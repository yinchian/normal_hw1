==> flow/design.v <==
`timescale 1ns/1ns
module edge_detect (
   clk,
   rst_n,
   data_in,
   pos_edge,
   neg_edge 
   );
input      clk;
input      rst_n;
input      data_in;
output     pos_edge;
output     neg_edge;
reg        data_in_d1;
reg        data_in_d2; 
assign fail_pos_edge =  data_in & ~data_in_d1;
assign pos_edge =  data_in_d1 & ~data_in_d2;
assign neg_edge =  ~data_in_d1 & data_in_d2;
always@(posedge clk or negedge rst_n) 
begin
  if (!rst_n)
  begin
    data_in_d1 <=#1 1'b0;
    data_in_d2 <=#1 1'b0;
  end
  else 
  begin
    data_in_d1 <=#1 data_in;
    data_in_d2 <=#1 data_in_d1;   
  end
end
endmodule 
module hw1(
	input clk_50M,
	input reset_n,
	input [7:0] write_value,
	input write,
	output uart_txd,
	input uart_rxd,
	output read_error,
	output read_complete,
	output [7:0] read_value
);
	wire start;
	wire [7:0] tx_data;
	write_latch dataInput(
		.clk_50M(clk_50M),
		.reset_n(reset_n),
		.write(write),		
		.write_data(write_value),
		.start(start),
		.tx_data(tx_data)
	);
	wire run;
	wire tick;
	tx_time_gen alt_clk(
		.clk_50M(clk_50M),
		.reset_n(reset_n),
		.start(start),
		.tick(tick)
	);
	wire [7:0] out_data;
	wire [10:0] data;
	uart_txd_ctrl transmit_control(
		.clk_50M(clk_50M),
		.reset_n(reset_n),
		.tx_data(tx_data),
		.tick(tick),
		.start(start),
		.out(uart_txd)
	);
	wire [3:0] ticked_r;
	wire tick_r;
	rx_time_gen timer(
		.clk_50M(clk_50M),
		.reset_n(reset_n),
		.start(uart_rxd),
		.tick(tick_r),
		.full(read_complete)
	);
	uart_rxd_ctrl receive_control(
		.clk_50M(clk_50M),
		.reset_n(reset_n),
		.tick(tick_r),
		.uart_rxd(uart_rxd),
		.read_value(read_value),
		.read_error(read_error),
		.full(read_complete)
	);
endmodule 
module rx_time_gen(
	input clk_50M,
	input reset_n,
	input start,		 
	output reg tick,	 
	output full			 
);	
		reg count_enable;
		reg [3:0] ticked;
		reg [12:0] counter;
		always@(posedge clk_50M,negedge reset_n)begin
			if(!reset_n) counter <= 13'd0;
			else if(count_enable)begin	 
				if(counter == 13'd5208)	counter <= 13'd0;
				else counter <= counter + 13'd1;
			end 
			else begin
				counter <= counter;
			end
		end
		always@(posedge clk_50M,negedge reset_n)begin
			if(!reset_n) tick <= 1'b0;
			else if(counter == 13'd5208) tick <= 1'b1;
			else if(!start & full) tick <= 1'b1;
			else tick <= 1'b0;
		end	
		always@(posedge clk_50M,negedge reset_n)begin
			if(!reset_n) ticked <= 4'd0;
			else if(ticked == 4'd11) ticked <= 4'd0;
			else if(tick) ticked <= ticked + 4'd1;
			else if(!start && full) ticked <= 4'd0;  
			else ticked <= ticked;
		end 
		always@(posedge clk_50M,negedge reset_n)begin
			if(!reset_n) count_enable <= 1'b0;
			else if(ticked == 4'd11) count_enable <= 1'b0;
			else if(!start && full) count_enable <= 1'b1;  
			else count_enable <= count_enable;
		end
		assign full = ~count_enable;
endmodule
module shift_reg(
	input clk_50M,
	input reset_n,
	input enable,			 
	input [10:0] load,	 
	input load_en,			 
	output out				 
);
	reg [10:0] data;
	always@(posedge clk_50M,negedge reset_n)begin
		if(!reset_n) data <= 11'd0;
		else if(load_en) data <= load;
		else if(enable) data <= {1'b1,data[10:1]};
		else data <= data;
	end
	assign out = data[0];
endmodule 
module shift_reg_sipo(  
	input clk_50M,
	input reset_n,
	input uart_rxd,			 
	input tick,					 
	output [7:0] data_out,	 
	output priority_bit		 
);
	reg [10:0] data;
	always@(posedge clk_50M,negedge reset_n)begin
		if(!reset_n) data <= 11'd0;
		else if(tick)data <= {uart_rxd,data[10:1]};
		else data <= data;
	end
	assign data_out = data[8:1];
	assign priority_bit = data[9];
endmodule 
module transmittify(
	input clk_50M,
	input reset_n,
	input valid_i,					 
	input [7:0] orig_data,		 
	output reg [10:0] out_data, 
	output reg valid_o			 
);
	always@(*)begin
		out_data = {1'b1,^orig_data,orig_data,1'b0};
	end
	always@(posedge clk_50M,negedge reset_n)begin
		if(!reset_n) valid_o <= 1'b0;
		else valid_o <= valid_i;
	end
endmodule
module tx_time_gen(
	input clk_50M,
	input reset_n,
	input start,		 
	output reg tick	 
);	
		reg [3:0] ticked;
		reg count_enable;
		reg [12:0] counter;
		always@(posedge clk_50M,negedge reset_n)begin
			if(!reset_n) counter <= 13'd0;
			else if(count_enable)begin	 
				if(counter == 13'd5208)	counter <= 13'd0;
				else counter <= counter + 13'd1;
			end 
			else begin
				counter <= counter;
			end
		end
		always@(posedge clk_50M,negedge reset_n)begin
			if(!reset_n) tick <= 1'b0;
			else if(counter == 13'd5208) tick <= 1'b1;
			else tick <= 1'b0;
		end	
		always@(posedge clk_50M,negedge reset_n)begin
			if(!reset_n) ticked <= 4'd0;
			else if(ticked == 4'd11) ticked <= 4'd0;
			else if(tick) ticked <= ticked + 4'd1;
			else if(start) ticked <= 4'd0;
			else ticked <= ticked;
		end 
		always@(posedge clk_50M,negedge reset_n)begin
			if(!reset_n) count_enable <= 1'b0;
			else if(ticked == 4'd11) count_enable <= 1'b0;
			else if(start) count_enable <= 1'b1;
			else count_enable <= count_enable;
		end
endmodule
module uart_rxd_ctrl(
	input clk_50M,
	input reset_n,
	input tick,		 
	input uart_rxd, 
	input full,		 
	output [7:0] read_value,  
	output read_error			  
);
	wire [7:0] shift_entry;
	wire priority_bit;
	shift_reg_sipo shift_register(
		.clk_50M(clk_50M),
		.reset_n(reset_n),
		.uart_rxd(uart_rxd),
		.tick(tick),
		.data_out(shift_entry),
		.priority_bit(priority_bit)
	);
	assign read_error = ^{priority_bit,read_value} & full;
	assign read_value = shift_entry & {8{full}};
endmodule 
module uart_txd_ctrl(
	input clk_50M,
	input reset_n,
	input [7:0] tx_data,	 
	input tick,				 
	input start,			 
	output out				 
);
	wire [10:0] out_data;
	wire valid;
	transmittify tidy(
		.clk_50M(clk_50M),
		.reset_n(reset_n),
		.valid_i(start),
		.valid_o(valid),
		.orig_data(tx_data),
		.out_data(out_data)
	);
	shift_reg shift(
		.clk_50M(clk_50M),
		.reset_n(reset_n),
		.enable(tick),
		.load_en(valid),
		.load(out_data),
		.out(out)
	);
endmodule 
module write_latch(
	input clk_50M,
	input reset_n,
	input write,
	input [7:0] write_data,
	output start,
	output reg [7:0] tx_data
);
	always@(posedge clk_50M,negedge reset_n)begin
		if(!reset_n) tx_data <= 8'd0;
		else if(start) tx_data <= write_data;
		else tx_data <= tx_data;
	end
	edge_detect detect(
		.clk(clk_50M),
		.rst_n(reset_n),
		.data_in(write),	 
		.pos_edge(start)	 
	);
endmodule
# Tool chain data of hw1
# Tool output for the design above, in the order of the flow.
# Line numbers count from 1 in the design file above.
# Cell names lack the library's common part.
# The mark n/a stands for no value.
# design
top_module	hw1
clock_port	clk_50M
cell_library	sky130hd
corner	tt_025C_1v80

# Word level
# Source: Yosys, flattened and elaborated, memories not mapped. Widths are those after wreduce. Registers that Yosys merges into a memory's read port (data or address) are not register bits. Print and check cells do not count. Equal cells are merged and count once.
# bits
ff_bits	71
inputBits	12
elab_cells	54
# op_classes
add_sub_neg	4
equal	4
muxes	17
n_logic	6
reduce_logical	9
# ops
op	count
adder 13 x 1 -> 13 bit (second input constant)	2
equality test 13 bit (second input constant)	2
two-way mux 13 bit	2
two-way mux 4 bit	6
two-way mux 11 bit	2
XOR reduction 9 bit	1
adder 4 x 1 -> 4 bit (second input constant)	2
equality test 4 bit (second input constant)	2
bitwise AND 8 bit	1
XOR reduction 8 bit	1
two-way mux 1 bit	7
nonzero test 2 bit	3
nonzero test 3 bit	2
bitwise AND 1 bit	3
NOT 1 bit	2
logical AND 1 bit	1
logical NOT 1 bit	1

# Longest topological paths
# Yosys ltp: most cells in a row. Word level: on the elaborated netlist, between registers, memories and ports. Mapped: between sequential cells and ports; inverters and the memories' decode and read muxes count.
# logic_depth
word_depth	5
abc_area	0
mapped_depth	6
depth_no_buf	6

# Mapped cells and area
# The flow's flattened synthesis, as Yosys stat reports it; memories are mapped. The netlist is that of the ABC_AREA named above (0 if unset); the other value can give another one.
# synth_totals
cell_count	299
synth_area_um2	3306.9
sequential_area_um2	1751.7
flip_flops	70
buffers	9
# types
cell	count
dfrtp_1	70
mux2_2	19
xnor2_1	24
nor2b_1	15
mux2i_1	9
nand2_1	24
a21oi_1	16
ha_1	6
o21ai_0	15
nand3_1	11
nor3_1	11
inv_1	12
nor2_1	12
xor2_1	5
clkbuf_1	8
or4b_4	2
nand4_1	4
nor4_1	4
# Not listed: further types 21, cells in them 32.
# The figures by module come from a second, unflattened synthesis with its own total; it is not the netlist above.
# unflattened
hier_cells	331
area_unflattened_um2	3672.3
# Each row is one instance without its submodules.
# by_module
mod	instances	n_cells	area_um2	seq_area_um2
rx_time_gen	1	102	1017.2	475.5
tx_time_gen	1	96	979.7	475.5
shift_reg	1	47	496.7	275.3
shift_reg_sipo	1	29	471.7	250.2
write_latch	1	17	331.6	200.2
transmittify	1	20	168.9	25.0
uart_rxd_ctrl	1	16	141.4	0.0
edge_detect	1	4	65.1	50.0
hw1	1	0	0.0	0.0
uart_txd_ctrl	1	0	0.0	0.0

# Timing after synthesis
# Source: OpenSTA report_checks on the synthesized netlist (no wires, ideal clock, input and output delay 20% of the period each), path of least setup slack; recovery checks are left aside. Register names are those of the netlist, which keeps one name where synthesis merged equal registers.
# synth_path
kind	register -> register
from	reg alt_clk.counter[0]
to	reg alt_clk.counter[2]
period_ps	1840
launch_ps	0
arrival_time_ps	1666
t_required_ps	1715
setup_slack_ps	49
delay_ps	1791
stages	7
n_path_buf	0
period_less_setup_slack_ps	1791
# "delay_ps" is the arrival time less input delay plus setup time.
# "stages": output pins that drive a net of the path, with the launching flip-flop's if there is one; two outputs of one cell count as two.
# "period_less_setup_slack_ps" = period - worst setup slack (recovery checks aside). The figure is calculated, with input and output delays left at 20% of the set period.
# The rows between start and end are the longest chain of elaborated cells between them; the timing report does not say that the signal goes this way. Where chains are equally long, one stands for them.
# A line is the first line of the expression or statement that the cell stems from. Yosys adds cells for indexed reads and writes and turns some case tables into memories.
# At most two assigning lines are given for a register; there are more.
# synth_between
cell_sequence	dfrtp_1 -> inv_1 -> ha_1 -> or4b_4 -> nor3_4 -> nor2_1 -> mux2_2
elab_chain_len	2
# synth_rtl
item	line_no	text
start: declaration	190	reg [12:0] counter;
start: assignment	195	else counter <= counter + 13'd1;
start: assignment	198	counter <= counter;
adder 13 x 1 -> 13 bit	195
two-way mux 13 bit	194	if(counter == 13'd5208) counter <= 13'd0;
end: assignment	195
end: assignment	198
end: declaration	190

# Path in the finished layout
# From the final timing report of stored run 1: the path of least setup slack in the routed layout; clock arrival at registers is part of the times.
# The report prints the path's times to 10 ps; the period is as set.
# layout_path
kind	register -> output
from	reg receive_control.shift_register.data[6]
to	out read_error
period_ps	1870
out_delay_ps	370
launch_ps	320
arrival_time_ps	1650
t_required_ps	1500
setup_slack_ps	-160
stages	6
n_path_buf	1
# The rows between start and end are the longest chain of elaborated cells between them; the timing report does not say that the signal goes this way. Where chains are equally long, one stands for them.
# At most two assigning lines are given for a register; there are more.
# layout_between
cell_sequence	dfrtp_1 -> xnor2_1 -> xnor3_1 -> xnor2_1 -> nor2_1 -> buf_2
elab_chain_len	3
# layout_rtl
item	line_no	text
start: declaration	157	reg [10:0] data;
start: assignment	160	else if(tick)data <= {uart_rxd,data[10:1]};
start: assignment	161	else data <= data;
bitwise AND 8 bit	240	assign read_value = shift_entry & {8{full}};
XOR reduction 9 bit	239	assign read_error = ^{priority_bit,read_value} & full;
bitwise AND 1 bit	239
end: declaration	40	output read_error,

# Stored flow runs of hw1 (2 of them; Yosys, OpenROAD, sky130hd). They differ in their settings and are not a sequence. Constraints: input delay and output delay 20% of the set period each, output load 0.01 pF.
# "timing.achieved_period_ps": clock period set for the run, less the worst setup slack. It is reckoned from that one timing run; input and output delays stay at 20% of the period that was set.
# "worst_path_ps" = time allowed to the worst setup path (clock period - input delay - output delay, where it has them) - its slack; a late launch clock adds to it, a late capture clock takes from it.
# By "design_power_mw" is meant OpenSTA's value without simulated activity: inputs other than the clock are taken to toggle once in ten clock periods, and the tool carries that through the logic.
# "worst_path_ps" is known to 10 ps.
# Among the settings, -- means not set for that run.
# Results: -- = not shown.
run	period_ns	CORE_UTILIZATION	CAP_MARGIN	CORE_MARGIN	SLEW_MARGIN	SETUP_SLACK_MARGIN	CORE_ASPECT_RATIO	CELL_PAD_IN_SITES_DETAIL_PLACEMENT	GPL_ROUTABILITY_DRIVEN	ys_area_um2	design.die.area_um2	post_route_stdcell_area_um2	fin_ws_ps	design_power_mw	timing.achieved_period_ps	worst_path_ps	critical_path_type
stored run 1	1.87	61	20	2	20	--	--	--	--	3306.9	6026.4	3927.5	-156	3.303	2026	1650	register -> output
stored run 2	1.67	61	20	9	20	0.02	1.97	2	1	--	--	--	--	--	--	--	--
# Stored run 2: no final report: placement broke off with DPL-0033
